==> flow/design.v <==
interface autouvm_clk_rst_if;
    logic clk;
    logic rst;
endinterface
interface fifo_if (
    input logic clk,
    input logic rst_n
);
    logic  wr_en;
    logic [31:0] wr_data;
    logic  rd_en;
    logic [31:0] rd_data;
    logic  full;
    logic  empty;
endinterface
interface gpio_if (
    input logic clk,
    input logic rst_n
);
    logic [7:0] gpio_in;
    logic [7:0] gpio_out;
    logic [7:0] gpio_dir;
endinterface
interface i2c_if (
    input logic clk,
    input logic rst_n
);
    logic  scl;
    logic  sda;
endinterface
interface pwm_if (
    input logic clk,
    input logic rst_n
);
    logic [3:0] pwm_out;
    logic [7:0] duty_cycle;
    logic [15:0] period;
endinterface
interface apb_if (
    input logic clk_i,
    input logic rst_ni
);
    wire PSELx;
    wire PENABLE;
    wire PWRITE;
    wire PADDR;
    wire PWDATA;
    wire PRDATA;
    wire PREADY;
    assign PREADY = 1'b1;
endinterface
interface spi_if (
    input logic clk,
    input logic rst_n
);
    logic  sclk;
    logic  mosi;
    logic  miso;
    logic  cs_n;
endinterface
interface uart_if (
    input logic clk,
    input logic rst_n
);
    logic  tx;
    logic  rx;
endinterface
module i2c_master_ctrl (
    input  wire        clk,
    input  wire        rst_n,
    input  wire        reg_wr,
    input  wire        reg_rd,
    input  wire [3:0]  reg_addr,
    input  wire [7:0]  reg_wdata,
    output reg  [7:0]  reg_rdata,
    output reg         reg_ready,
    output reg         scl_out,
    output reg         scl_oe,
    input  wire        scl_in,
    output reg         sda_out,
    output reg         sda_oe,
    input  wire        sda_in,
    output reg         irq
);
    localparam REG_CTRL   = 4'h0;   
    localparam REG_STATUS = 4'h1;   
    localparam REG_DATA   = 4'h2;   
    localparam REG_SLAVE  = 4'h3;   
    localparam REG_PRESCL = 4'h4;   
    reg [7:0] ctrl_reg;
    reg [7:0] status_reg;
    reg [7:0] data_reg;
    reg [6:0] slave_addr;
    reg [7:0] prescaler;
    localparam IDLE       = 3'h0;
    localparam START      = 3'h1;
    localparam ADDR       = 3'h2;
    localparam WRITE_DATA = 3'h3;
    localparam READ_DATA  = 3'h4;
    localparam ACK        = 3'h5;
    localparam STOP       = 3'h6;
    reg [2:0]  state;
    reg [7:0]  shift_reg;
    reg [3:0]  bit_cnt;
    reg [7:0]  clk_cnt;
    reg        ack_bit;
    always @(posedge clk or negedge rst_n) begin
        if (!rst_n) begin
            ctrl_reg <= 8'h0;
            prescaler <= 8'd50;   
            reg_ready <= 1'b1;
        end else if (reg_wr && reg_ready) begin
            case (reg_addr)
                REG_CTRL:   ctrl_reg <= reg_wdata;
                REG_DATA:   data_reg <= reg_wdata;
                REG_SLAVE:  slave_addr <= reg_wdata[6:0];
                REG_PRESCL: prescaler <= reg_wdata;
            endcase
        end else if (reg_rd && reg_ready) begin
            case (reg_addr)
                REG_CTRL:   reg_rdata <= ctrl_reg;
                REG_STATUS: reg_rdata <= status_reg;
                REG_DATA:   reg_rdata <= data_reg;
                REG_SLAVE:  reg_rdata <= {1'b0, slave_addr};
                REG_PRESCL: reg_rdata <= prescaler;
                default:    reg_rdata <= 8'h0;
            endcase
        end
    end
    always @(posedge clk or negedge rst_n) begin
        if (!rst_n) begin
            state <= IDLE;
            scl_out <= 1'b1;
            scl_oe <= 1'b0;
            sda_out <= 1'b1;
            sda_oe <= 1'b0;
            status_reg <= 8'h0;
            irq <= 1'b0;
            clk_cnt <= 8'h0;
            bit_cnt <= 4'h0;
        end else begin
            case (state)
                IDLE: begin
                    scl_oe <= 1'b0;
                    sda_oe <= 1'b0;
                    irq <= 1'b0;
                    clk_cnt <= 8'h0;
                    if (ctrl_reg[0]) begin   
                        state <= START;
                        status_reg[0] <= 1'b1;   
                    end
                end
                START: begin
                    clk_cnt <= clk_cnt + 1;
                    if (clk_cnt == 0) begin
                        sda_oe <= 1'b1;
                        sda_out <= 1'b0;   
                    end else if (clk_cnt == prescaler/2) begin
                        scl_oe <= 1'b1;
                        scl_out <= 1'b0;   
                    end else if (clk_cnt == prescaler) begin
                        clk_cnt <= 8'h0;
                        bit_cnt <= 4'h0;
                        if (ctrl_reg[3]) begin   
                            shift_reg <= {slave_addr, 1'b0};   
                            state <= ADDR;
                        end else if (ctrl_reg[2]) begin   
                            shift_reg <= {slave_addr, 1'b1};   
                            state <= ADDR;
                        end
                    end
                end
                ADDR: begin
                    clk_cnt <= clk_cnt + 1;
                    if (clk_cnt == prescaler/4) begin
                        sda_out <= shift_reg[7];
                        shift_reg <= {shift_reg[6:0], 1'b0};
                    end else if (clk_cnt == prescaler/2) begin
                        scl_out <= 1'b1;   
                    end else if (clk_cnt == prescaler) begin
                        scl_out <= 1'b0;   
                        clk_cnt <= 8'h0;
                        bit_cnt <= bit_cnt + 1;
                        if (bit_cnt == 7) begin
                            state <= ACK;
                        end
                    end
                end
                ACK: begin
                    clk_cnt <= clk_cnt + 1;
                    if (clk_cnt == 0) begin
                        sda_oe <= 1'b0;   
                    end else if (clk_cnt == prescaler/2) begin
                        scl_out <= 1'b1;
                        ack_bit <= sda_in;   
                    end else if (clk_cnt == prescaler) begin
                        scl_out <= 1'b0;
                        status_reg[1] <= !ack_bit;   
                        clk_cnt <= 8'h0;
                        if (ctrl_reg[3]) begin   
                            shift_reg <= data_reg;
                            bit_cnt <= 4'h0;
                            state <= WRITE_DATA;
                        end else if (ctrl_reg[2]) begin   
                            bit_cnt <= 4'h0;
                            state <= READ_DATA;
                        end else if (ctrl_reg[1]) begin   
                            state <= STOP;
                        end else begin
                            state <= IDLE;
                        end
                    end
                end
                WRITE_DATA: begin
                    clk_cnt <= clk_cnt + 1;
                    if (clk_cnt == 0) begin
                        sda_oe <= 1'b1;
                    end else if (clk_cnt == prescaler/4) begin
                        sda_out <= shift_reg[7];
                        shift_reg <= {shift_reg[6:0], 1'b0};
                    end else if (clk_cnt == prescaler/2) begin
                        scl_out <= 1'b1;
                    end else if (clk_cnt == prescaler) begin
                        scl_out <= 1'b0;
                        clk_cnt <= 8'h0;
                        bit_cnt <= bit_cnt + 1;
                        if (bit_cnt == 7) begin
                            state <= ACK;
                        end
                    end
                end
                STOP: begin
                    clk_cnt <= clk_cnt + 1;
                    if (clk_cnt == 0) begin
                        sda_oe <= 1'b1;
                        sda_out <= 1'b0;
                    end else if (clk_cnt == prescaler/2) begin
                        scl_oe <= 1'b0;   
                    end else if (clk_cnt == prescaler) begin
                        sda_out <= 1'b1;   
                        clk_cnt <= 8'h0;
                        state <= IDLE;
                        status_reg[0] <= 1'b0;   
                        irq <= 1'b1;
                        ctrl_reg <= 8'h0;   
                    end
                end
                default: state <= IDLE;
            endcase
        end
    end
endmodule
# From RTL to reports: i2c_master_ctrl
# Tool output for the design above, in the order of the flow.
# Lines are those of the file above, counted from 1.
# Operators: Yosys type, input widths -> output width; for muxes data width and select width s.
# Cell names lack the library's common part.
# Not given: n/a
dict set report inputs {
  top {i2c_master_ctrl}
  clock_port {clk}
  cell_library {sky130hd}
  pvt_corner {tt_025C_1v80}
}

# Word level
# Counts by Yosys on the flattened word-level netlist (proc, flatten, opt, wreduce; memories kept). Register bits leave out memories and registers merged into their read ports (data or address). Print and check cells are left out. Cells with the same type and inputs are merged into one.
dict set report word_totals {
  reg_bits 62
  inputBits 18
  elab_cells 135
}
dict set report classes {
  n_addsub 2
  equal 30
  muxes 53
  logic 6
  reduce_logical 28
}
# operator n
set ops {}
lappend ops {{$pmux 8 s4} 2}
lappend ops {{$mux 8} 7}
lappend ops {{$ne 2x2->1 const B} 14}
lappend ops {{$mux 4} 7}
lappend ops {{$mux 3} 8}
lappend ops {{$mux 1} 21}
lappend ops {{$reduce_and 5->1} 4}
lappend ops {{$pmux 8 s2} 1}
lappend ops {{$reduce_and 12->1} 1}
lappend ops {{$reduce_and 3->1} 4}
lappend ops {{$reduce_and 4->1} 3}
lappend ops {{$pmux 4 s3} 1}
lappend ops {{$pmux 3 s4} 1}
lappend ops {{$reduce_and 11->1} 1}
lappend ops {{$reduce_and 9->1} 1}
lappend ops {{$eq 4x2->1 const B} 2}
lappend ops {{$eq 4x3->1 const B} 2}
lappend ops {{$reduce_bool 4->1} 2}
lappend ops {{$add 8x1->8 const B} 1}
lappend ops {{$eq 8x6->1} 1}
lappend ops {{$eq 8x7->1} 1}
lappend ops {{$eq 8x8->1} 1}
lappend ops {{$logic_not 8->1} 1}
lappend ops {{$pmux 1 s4} 2}
lappend ops {{$not 1->1} 6}
lappend ops {{$eq 3x2->1 const B} 2}
lappend ops {{$eq 3x3->1 const B} 2}
lappend ops {{$ne 3x3->1 const B} 2}
# Other operator kinds: 15; their cells: 18.

# Depth
# Yosys ltp: most cells in a row. Word level: on the elaborated netlist, between registers, memories and ports. Mapped: between sequential cells and ports; inverters and the memories' decode and read muxes count.
dict set report logic_depth {
  word_depth 7
  abc_area 1
  depth_mapped 13
  ltp_nobuf 12
}

# Netlist
# Source: synth_stat.txt of the flow (Yosys; design flattened, memories mapped). It holds for the ABC_AREA given above (unset counts as 0); a run with the other value may have another netlist.
# The area totals of this step are shown rounded.
# type n
set by_type {}
lappend by_type {edfxtp_1 24}
lappend by_type {dfrtp_1 26}
lappend by_type {nand2_1 110}
lappend by_type {dfstp_2 6}
lappend by_type {inv_1 26}
lappend by_type {nor2_1 25}
lappend by_type {a21oi_1 15}
lappend by_type {nand2_2 12}
lappend by_type {nand3_1 14}
lappend by_type {o211ai_1 9}
lappend by_type {xnor2_1 7}
lappend by_type {nand3_4 3}
lappend by_type {inv_2 13}
lappend by_type {nor2_8 2}
lappend by_type {ha_1 3}
lappend by_type {o21ai_0 7}
lappend by_type {o21ai_1 7}
lappend by_type {nand2_4 3}
# Not listed: further types 26, cells in them 47.
dict set report mapped {
  stdcells 359
  yosys_area_um2 3122
  sequential_area_um2 1529
  ff_cells 56
  buffers 6
}

# Worst setup path after synthesis
# OpenSTA on the mapped netlist: ideal clock, no wires. The path of least setup slack (recovery checks aside). Input and output delay are each 20% of the period. Register names are those of the netlist, which keeps one name where synthesis merged equal registers.
dict set report synth_path {
  path_kind {input -> register}
  start {input reg_addr[0]}
  end {register data_reg[0]}
  period_ps 2520
  t_first_pin_ps 504
  arrival_time_ps 1504
  required_ps 2150
  path_slack_ps 645
  delay_ps 1370
  path_stages 3
  period_less_setup_slack_ps 1875
}
# "delay_ps" = arrival - input delay + setup time.
# "path_stages": output pins that drive a net of the path, with the launching flip-flop's if there is one; two outputs of one cell count as two.
# "period_less_setup_slack_ps" = period - worst setup slack (recovery checks aside). The figure is calculated, with input and output delays left at 20% of the set period.
# The rows between start and end are the longest chain of elaborated cells between them; the timing report does not say that the signal goes this way. Where chains are equally long, one stands for them.
# Each line given opens the expression or statement behind the cell; cells for indexed reads and writes are added by Yosys, which also makes memories of some case tables.
dict set report synth_via {
  path_cell_list {nor4_2 -> inv_1 -> nor2_1}
  elab_chain_len 2
  cone_cells 2
}
# item line_no
set synth_rtl {}
lappend synth_rtl {{start, declared} 73} ;# input  wire [3:0]  reg_addr,
lappend synth_rtl {{$eq 4x2->1} 113} ;# case (reg_addr)
lappend synth_rtl {{$reduce_and 3->1} n/a}
lappend synth_rtl {{end, assigned} 115} ;# REG_DATA:   data_reg <= reg_wdata;
lappend synth_rtl {{end, declared} 92} ;# reg [7:0] data_reg;

# Path in the finished layout
# Path of least setup slack in the final report of record 1 (OpenROAD, finished layout, wires in). Where an end is a register, its clock arrival counts in the times.
# The report prints the path's times to 10 ps; the period is as set.
dict set report layout_path {
  path_kind {register -> register}
  start {register prescaler[4]}
  end {register clk_cnt[0]}
  period_ps 1440
  t_first_pin_ps 300
  arrival_time_ps 1870
  required_ps 1640
  path_slack_ps -230
  path_stages 12
}
# The rows between start and end are the longest chain of elaborated cells between them; the timing report does not say that the signal goes this way. Where chains are equally long, one stands for them.
# At most two assigning lines are given for a register; there are more.
dict set report layout_via {
  path_cell_list {dfstp_2 -> nand2_1 -> nand2_1 -> nand2_2 -> nor2_4 -> nand2_4 -> inv_4 -> nand3_4 -> nand2_4 -> nand3_4 -> nand2_1 -> nand2_1}
  elab_chain_len 6
  cone_cells 9
}
# item line_no
set layout_rtl {}
lappend layout_rtl {{start, declared} 94} ;# reg [7:0] prescaler;
lappend layout_rtl {{start, assigned} 110} ;# prescaler <= 8'd50;
lappend layout_rtl {{start, assigned} 117} ;# REG_PRESCL: prescaler <= reg_wdata;
lappend layout_rtl {{$eq 8x8->1} 223} ;# end else if (clk_cnt == prescaler) begin
lappend layout_rtl {{$mux 8} 223}
lappend layout_rtl {{$mux 8} 221} ;# end else if (clk_cnt == prescaler/2) begin
lappend layout_rtl {{$mux 8} 218} ;# end else if (clk_cnt == prescaler/4) begin
lappend layout_rtl {{$mux 8} 216} ;# if (clk_cnt == 0) begin
lappend layout_rtl {{$pmux 8 s4} 142} ;# case (state)
lappend layout_rtl {{end, assigned} 154} ;# clk_cnt <= clk_cnt + 1;
lappend layout_rtl {{end, assigned} 174} ;# clk_cnt <= clk_cnt + 1;
lappend layout_rtl {{end, declared} 105} ;# reg [7:0]  clk_cnt;

# Measured results for i2c_master_ctrl: 2 stored runs of the Yosys and OpenROAD flow on sky130hd. The settings differ; the order carries no meaning. The constraints put input and output delay at 20% of the set period each and load the outputs with 0.01 pF.
# "timing.achieved_period_ps" = clock period - worst setup slack. The figure is calculated, with input and output delays left at 20% of the set period.
# By "worstPathTime_ps" is meant the share of the clock period that the worst setup path is allowed (20% is reserved at inputs, 20% at outputs), minus its slack. Clock arrival times at its registers enter into it.
# "totalPower_uw" rests on the timing tool's default activity at the inputs, not on a simulated workload.
# "worstPathTime_ps" is given in steps of 10 ps.
# Measured values are rounded.
run="record 1" settings period_ns=1.44 CORE_UTILIZATION=52 SETUP_SLACK_MARGIN=-0.03 PLACE_DENSITY_LB_ADDON=0.02 CORE_ASPECT_RATIO=0.87 CORE_MARGIN=2 CELL_PAD_IN_SITES_GLOBAL_PLACEMENT=1 TNS_END_PERCENT=50 ABC_AREA=1 CTS_CLUSTER_SIZE=81 CTS_CLUSTER_DIAMETER=196 SLEW_MARGIN=15 MAX_ROUTING_LAYER="met5" CAP_MARGIN=20
run="record 1" results synth_chip_area_um2=3122 die_footprint_um2=6641 final_stdcell_area_um2=4091 utilization_pct=70.3 timing.setup.ws_ps=-228 final_setup_tns_ps=-3939 totalPower_uw=3096 timing.achieved_period_ps=1668 worstPathTime_ps=1670 path_kind="register -> register"
run="record 2" settings period_ns=1.43 CAP_MARGIN=20 CORE_MARGIN=2 CORE_UTILIZATION=40 SLEW_MARGIN=20
run="record 2" results synth_chip_area_um2=2838 die_footprint_um2=7784 final_stdcell_area_um2=4178 utilization_pct=61.2 timing.setup.ws_ps=-491 final_setup_tns_ps=-9381 totalPower_uw=3428 timing.achieved_period_ps=1921 worstPathTime_ps=1920 path_kind="register -> register"
