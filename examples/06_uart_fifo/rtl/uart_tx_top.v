==> flow/design.v <==
interface autouvm_clk_rst_if;
    logic clk;
    logic rst;
endinterface
interface fifo_if (
    input logic clk,
    input logic rst_n
);
    logic  wr_en;
    logic [31:0] wr_data;
    logic  rd_en;
    logic [31:0] rd_data;
    logic  full;
    logic  empty;
endinterface
interface gpio_if (
    input logic clk,
    input logic rst_n
);
    logic [7:0] gpio_in;
    logic [7:0] gpio_out;
    logic [7:0] gpio_dir;
endinterface
interface i2c_if (
    input logic clk,
    input logic rst_n
);
    logic  scl;
    logic  sda;
endinterface
interface pwm_if (
    input logic clk,
    input logic rst_n
);
    logic [3:0] pwm_out;
    logic [7:0] duty_cycle;
    logic [15:0] period;
endinterface
interface apb_if (
    input logic clk_i,
    input logic rst_ni
);
    wire PSELx;
    wire PENABLE;
    wire PWRITE;
    wire PADDR;
    wire PWDATA;
    wire PRDATA;
    wire PREADY;
    assign PREADY = 1'b1;
endinterface
interface spi_if (
    input logic clk,
    input logic rst_n
);
    logic  sclk;
    logic  mosi;
    logic  miso;
    logic  cs_n;
endinterface
interface uart_if (
    input logic clk,
    input logic rst_n
);
    logic  tx;
    logic  rx;
endinterface
module uart_transmitter #(
    parameter CLOCK_FREQ = 50_000_000,
    parameter BAUD_RATE  = 115200
)(
    input  wire       clk,
    input  wire       rst_n,
    input  wire [7:0] tx_data,
    input  wire       tx_valid,
    output reg        tx_ready,
    output reg        uart_tx
);
    localparam BAUD_DIV = CLOCK_FREQ / BAUD_RATE;
    localparam IDLE  = 2'b00;
    localparam START = 2'b01;
    localparam DATA  = 2'b10;
    localparam STOP  = 2'b11;
    reg [1:0]  state;
    reg [15:0] baud_cnt;
    reg [2:0]  bit_cnt;
    reg [7:0]  shift_reg;
    always @(posedge clk or negedge rst_n) begin
        if (!rst_n) begin
            state <= IDLE;
            uart_tx <= 1'b1;
            tx_ready <= 1'b1;
            baud_cnt <= 0;
            bit_cnt <= 0;
        end else begin
            case (state)
                IDLE: begin
                    uart_tx <= 1'b1;
                    tx_ready <= 1'b1;
                    if (tx_valid && tx_ready) begin
                        shift_reg <= tx_data;
                        tx_ready <= 1'b0;
                        state <= START;
                        baud_cnt <= 0;
                    end
                end
                START: begin
                    uart_tx <= 1'b0;   
                    if (baud_cnt == BAUD_DIV - 1) begin
                        baud_cnt <= 0;
                        bit_cnt <= 0;
                        state <= DATA;
                    end else begin
                        baud_cnt <= baud_cnt + 1;
                    end
                end
                DATA: begin
                    uart_tx <= shift_reg[0];
                    if (baud_cnt == BAUD_DIV - 1) begin
                        baud_cnt <= 0;
                        shift_reg <= {1'b0, shift_reg[7:1]};
                        if (bit_cnt == 7) begin
                            state <= STOP;
                        end else begin
                            bit_cnt <= bit_cnt + 1;
                        end
                    end else begin
                        baud_cnt <= baud_cnt + 1;
                    end
                end
                STOP: begin
                    uart_tx <= 1'b1;   
                    if (baud_cnt == BAUD_DIV - 1) begin
                        state <= IDLE;
                        tx_ready <= 1'b1;
                    end else begin
                        baud_cnt <= baud_cnt + 1;
                    end
                end
            endcase
        end
    end
endmodule
module uart_tx_fifo (
    input  wire       clk,
    input  wire       rst_n,
    input  wire [7:0] s_axis_tdata,
    input  wire       s_axis_tvalid,
    output wire       s_axis_tready,
    output wire [7:0] tx_data,
    output wire       tx_valid,
    input  wire       tx_ready,
    output wire       full,
    output wire       empty,
    output wire [4:0] count
);
    reg [7:0] fifo_mem [15:0];
    reg [3:0] wr_ptr;
    reg [3:0] rd_ptr;
    reg [4:0] fifo_count;
    assign count = fifo_count;
    assign full  = (fifo_count == 5'd16);
    assign empty = (fifo_count == 5'd0);
    assign s_axis_tready = !full;
    assign tx_valid = !empty;
    assign tx_data = fifo_mem[rd_ptr];
    always @(posedge clk or negedge rst_n) begin
        if (!rst_n) begin
            wr_ptr <= 4'h0;
        end else if (s_axis_tvalid && s_axis_tready) begin
            fifo_mem[wr_ptr] <= s_axis_tdata;
            wr_ptr <= wr_ptr + 1'b1;
        end
    end
    always @(posedge clk or negedge rst_n) begin
        if (!rst_n) begin
            rd_ptr <= 4'h0;
        end else if (tx_valid && tx_ready) begin
            rd_ptr <= rd_ptr + 1'b1;
        end
    end
    always @(posedge clk or negedge rst_n) begin
        if (!rst_n) begin
            fifo_count <= 5'h0;
        end else begin
            case ({s_axis_tvalid && s_axis_tready, tx_valid && tx_ready})
                2'b10: fifo_count <= fifo_count + 1'b1;   
                2'b01: fifo_count <= fifo_count - 1'b1;   
                2'b11: fifo_count <= fifo_count;          
                default: fifo_count <= fifo_count;
            endcase
        end
    end
endmodule
module uart_tx_top (
    input  wire       clk,
    input  wire       rst_n,
    input  wire [7:0] s_axis_tdata,
    input  wire       s_axis_tvalid,
    output wire       s_axis_tready,
    output wire       uart_tx,
    output wire       fifo_full,
    output wire       fifo_empty,
    output wire [4:0] fifo_count
);
    wire [7:0] fifo_tx_data;
    wire       fifo_tx_valid;
    wire       fifo_tx_ready;
    uart_tx_fifo u_fifo (
        .clk           (clk),
        .rst_n         (rst_n),
        .s_axis_tdata  (s_axis_tdata),
        .s_axis_tvalid (s_axis_tvalid),
        .s_axis_tready (s_axis_tready),
        .tx_data       (fifo_tx_data),
        .tx_valid      (fifo_tx_valid),
        .tx_ready      (fifo_tx_ready),
        .full          (fifo_full),
        .empty         (fifo_empty),
        .count         (fifo_count)
    );
    uart_transmitter #(
        .CLOCK_FREQ(50_000_000),
        .BAUD_RATE(115200)
    ) u_tx (
        .clk      (clk),
        .rst_n    (rst_n),
        .tx_data  (fifo_tx_data),
        .tx_valid (fifo_tx_valid),
        .tx_ready (fifo_tx_ready),
        .uart_tx  (uart_tx)
    );
endmodule
* Tool chain data of uart_tx_top
What the tools print for uart_tx_top, step after step. Lines are those of the file above, counted from 1. The mark - stands for no value.
Design: top uart_tx_top, clock port clk, cell library sky130hd, corner tt_025C_1v80

* Elaborated design
Counts by Yosys on the flattened word-level netlist (proc, flatten, opt, wreduce). Print and check cells are left out.
Word-level totals: register bits after elaboration 172, latch bits 0, memory bits (writable) 0, bits in read-only memories 0, word width x clocked read ports 0, memories 0, input port bits 11, output and inout port bits 9, elaborated cells 135
Cells by class: add/sub/neg operators 6, $mul 0, divide/modulo/power cells 0, $lt $le $gt $ge 0, equal/unequal tests 45, shifts and indexed selects 0, muxes and demuxes 23, bitwise gates (word level) 0, reduce/logical cells 36
Operators by type and width (count):
- parallel mux 8 bit (select 16 bit) | 1
- == test 4 bit with constant B | 16
- AND reduction 3 bit | 17
- parallel mux 16 bit (select 3 bit) | 1
- two-way mux 16 bit | 3
- == test 4 x 3 -> 1 bit with constant B | 8
- adder 16 x 1 -> 16 bit with constant B | 1
- == test 16 x 9 -> 1 bit with constant B | 1
- == test 4 x 2 -> 1 bit with constant B | 4
- parallel mux 8 bit (select 2 bit) | 1
- two-way mux 8 bit | 2
- != test 2 x 1 -> 1 bit with constant B | 5
- parallel mux 5 bit (select 2 bit) | 1
- two-way mux 2 bit | 5
- two-way mux 3 bit | 3
- nonzero test 2 bit | 4
- adder 4 x 1 -> 4 bit with constant B | 2
- == test 4 x 1 -> 1 bit with constant B | 2
- logical NOT 4 bit | 2
- AND reduction 4 bit | 2
- parallel mux 2 bit (select 4 bit) | 1
- == test 2 bit with constant B | 3
- AND reduction 6 bit | 1
- parallel mux 3 bit (select 2 bit) | 1
- adder 5 x 1 -> 5 bit with constant B | 1
- subtractor 5 x 1 -> 5 bit with constant B | 1
- == test 5 bit with constant B | 1
- logical NOT 5 bit | 1
Not listed: further kinds 13, cells in them 19.

* Longest topological paths
Depth = most cells in a row (Yosys ltp): at word level without a register or memory, in the mapped netlist without a sequential cell, where the memories' decode and read muxes count.
Depth: depth in word-level cells 5, ABC_AREA 0, depth in mapped cells 14

* Netlist
Yosys stat after the flow's synthesis: flattened, memories mapped to cells. It holds for the ABC_AREA given above (unset counts as 0); a run with the other value may have another netlist. The area totals of this step are shown rounded.
Synthesis totals: mapped cells 553, mapped area 7450 µm², sequential area 5040 µm², flip-flop cells 174
Cells by type:
- sky130_fd_sc_hd__edfxtp_1 | count 136, area in all 4.08E+03 µm²
- sky130_fd_sc_hd__dfrtp_1 | count 35, area in all 875.84 µm²
- sky130_fd_sc_hd__ha_1 | count 15, area in all 187.68 µm²
- sky130_fd_sc_hd__nor2_1 | count 39, area in all 146.39 µm²
- sky130_fd_sc_hd__nand2_1 | count 38, area in all 142.637 µm²
- sky130_fd_sc_hd__xor2_1 | count 16, area in all 140.134 µm²
- sky130_fd_sc_hd__o21ai_0 | count 27, area in all 135.13 µm²
- sky130_fd_sc_hd__a222oi_1 | count 12, area in all 120.115 µm²
- sky130_fd_sc_hd__nand3_1 | count 24, area in all 120.115 µm²
- sky130_fd_sc_hd__a22oi_1 | count 14, area in all 105.101 µm²
- sky130_fd_sc_hd__a221oi_1 | count 11, area in all 96.342 µm²
- sky130_fd_sc_hd__clkbuf_1 | count 24, area in all 90.086 µm²
- sky130_fd_sc_hd__a21oi_1 | count 16, area in all 80.077 µm²
- sky130_fd_sc_hd__dfstp_2 | count 3, area in all 78.826 µm²
- sky130_fd_sc_hd__xnor2_1 | count 9, area in all 78.826 µm²
- sky130_fd_sc_hd__nand4_1 | count 12, area in all 75.072 µm²
- sky130_fd_sc_hd__a22o_1 | count 8, area in all 70.067 µm²
- sky130_fd_sc_hd__nand2b_1 | count 9, area in all 56.304 µm²
Not listed: further types 40, cells in them 105. By module: a second synthesis without flattening, with its own total; a netlist apart from the flattened one above.
Unflattened totals: cells (unflattened synthesis) 567, area total of the unflattened synthesis 7730 µm²
Each row is one instance without its submodules.
Modules:
- uart_tx_fifo | instances 1, cells 393, area 5910 µm²
- uart_transmitter | instances 1, cells 174, area 1830 µm²
- uart_tx_top | instances 1, cells 0, area 0.0 µm²

* Path before layout
Source: OpenSTA report_checks on the synthesized netlist (no wires, ideal clock, input and output delay 20% of the period each), path of least setup slack; recovery checks are left aside. Register names are those of the netlist, which keeps one name where synthesis merged equal registers.
Path post-synthesis: path type reg-to-reg, start point register u_fifo.fifo_count[1], end point register u_fifo.fifo_count[4], clock period 4.34 ns, setup time 0.123 ns, launch time at the first pin 0.000 ns, arrival time 2.819 ns, setup slack 1.398 ns, path delay 2.942 ns, stages on the path 14, buffers on the path 2, synthesis period reached 2.942 ns
"path delay" = arrival - input delay + setup time. "stages on the path" counts driving pins, that of a launching flip-flop among them; a cell with two outputs on the path counts twice. "synthesis period reached" = period - worst setup slack (recovery checks aside). The figure is calculated, with input and output delays left at 20% of the set period. The rows between start and end are the longest chain of elaborated cells between them; the timing report does not say that the signal goes this way. Where chains are equally long, one stands for them. A line is the first line of the expression or statement that the cell stems from. Yosys adds cells for indexed reads and writes and turns some case tables into memories. A register here has more assigning lines than the two given.
Between the ends, post-synthesis: cells stage by stage sky130_fd_sc_hd__dfrtp_1 sky130_fd_sc_hd__clkbuf_1 sky130_fd_sc_hd__nor4_1 sky130_fd_sc_hd__nand2_1 sky130_fd_sc_hd__and2_1 sky130_fd_sc_hd__clkbuf_1 sky130_fd_sc_hd__inv_1 sky130_fd_sc_hd__ha_1 sky130_fd_sc_hd__xor2_1 sky130_fd_sc_hd__ha_1 sky130_fd_sc_hd__nor2_1 sky130_fd_sc_hd__a222oi_1 sky130_fd_sc_hd__nor2_1 sky130_fd_sc_hd__xnor2_1, length of the longest elaborated chain 5
Ends and longest elaborated chain, post-synthesis:
- start, declared | line 160 | reg [4:0] fifo_count;
- start, assigned | line 187 | 2'b10: fifo_count <= fifo_count + 1'b1;
- start, assigned | line 188 | 2'b01: fifo_count <= fifo_count - 1'b1;
- == test 5 bit | line 162 | assign full  = (fifo_count == 5'd16);
- logical NOT 1 bit | line 164 | assign s_axis_tready = !full;
- logical AND 1 bit | line 186 | case ({s_axis_tvalid && s_axis_tready, tx_valid && tx_ready})
- == test 2 x 1 -> 1 bit | line 186
- parallel mux 5 bit (select 2 bit) | line 186
- end, assigned | line 187
- end, assigned | line 188
- end, declared | line 160
Some nets on the timed path still bear RTL names; the line given drives or declares the net.
Nets with RTL names, path post-synthesis (line):
- s_axis_tready | 164

* Path in the finished layout
From the final timing report of run 1: the path of least setup slack in the routed layout; clock arrival at registers is part of the times.
Path after layout: path type reg-to-reg, start point register u_fifo.fifo_count[0], end point register u_fifo.fifo_count[4], clock period 3.57 ns, setup time 0.11 ns, launch time at the first pin 0.42 ns, arrival time 3.16 ns, setup slack 0.72 ns, stages on the path 12, buffers on the path 0
The rows between start and end are the longest chain of elaborated cells between them; the timing report does not say that the signal goes this way. Where chains are equally long, one stands for them. A register here has more assigning lines than the two given.
Between the ends, after layout: cells stage by stage sky130_fd_sc_hd__dfrtp_1 sky130_fd_sc_hd__nor4_2 sky130_fd_sc_hd__nand2_1 sky130_fd_sc_hd__and2_1 sky130_fd_sc_hd__inv_1 sky130_fd_sc_hd__ha_1 sky130_fd_sc_hd__xor2_1 sky130_fd_sc_hd__ha_1 sky130_fd_sc_hd__nor2_1 sky130_fd_sc_hd__a222oi_1 sky130_fd_sc_hd__nor2_1 sky130_fd_sc_hd__xnor2_1, length of the longest elaborated chain 5
Ends and longest elaborated chain, after layout:
- start, declared | line 160 | reg [4:0] fifo_count;
- start, assigned | line 187 | 2'b10: fifo_count <= fifo_count + 1'b1;
- start, assigned | line 188 | 2'b01: fifo_count <= fifo_count - 1'b1;
- logical NOT 5 bit | line 163 | assign empty = (fifo_count == 5'd0);
- logical NOT 1 bit | line 165 | assign tx_valid = !empty;
- logical AND 1 bit | line 186 | case ({s_axis_tvalid && s_axis_tready, tx_valid && tx_ready})
- == test 2 x 1 -> 1 bit | line 186
- parallel mux 5 bit (select 2 bit) | line 186
- end, assigned | line 187
- end, assigned | line 188
- end, declared | line 160

Add stored flow runs of uart_tx_top

uart_tx_top through Yosys and OpenROAD on sky130hd: 2 stored runs, unordered, with their settings and measured results. The constraints put input and output delay at 20% of the set period each and load the outputs with 0.01 pF.
"reached clock period": clock period set for the run, less the worst setup slack. It is reckoned from that one timing run; input and output delays stay at 20% of the period that was set.
"critical path time" = time allowed to the worst setup path (clock period - input delay - output delay, where it has them) - its slack; a late launch clock adds to it, a late capture clock takes from it.
"total power of the final layout" rests on the timing tool's default activity at the inputs, not on a simulated workload.
Values from the reports are rounded here.

* Run 1 | settings: period_ns 3.57; SETUP_SLACK_MARGIN 0.41; CAP_MARGIN 20; CORE_MARGIN 2; CORE_UTILIZATION 40; SLEW_MARGIN 20 | results: synthesis area 7450 µm²; total die area 19700 µm²; standard-cell area of the final layout 8540 µm²; utilization after layout 47.1 %; smallest setup slack 0.721 ns; setup total negative slack 0.000 ns; total power of the final layout 4010 uW; reached clock period 2.849 ns; critical path time 2.85 ns; class of the worst setup path reg-to-reg
* Run 2 | settings: period_ns 2.83; CORE_UTILIZATION 45; PLACE_DENSITY_LB_ADDON 0.05; CELL_PAD_IN_SITES_GLOBAL_PLACEMENT 2; CELL_PAD_IN_SITES_DETAIL_PLACEMENT 0; GPL_ROUTABILITY_DRIVEN 1; CAP_MARGIN 20; CORE_MARGIN 2; SLEW_MARGIN 20 | results: synthesis area 7450 µm²; total die area 17600 µm²; standard-cell area of the final layout 8680 µm²; utilization after layout 52.9 %; smallest setup slack 0.187 ns; setup total negative slack 0.000 ns; total power of the final layout 5140 uW; reached clock period 2.643 ns; critical path time 2.08 ns; class of the worst setup path reg-to-output
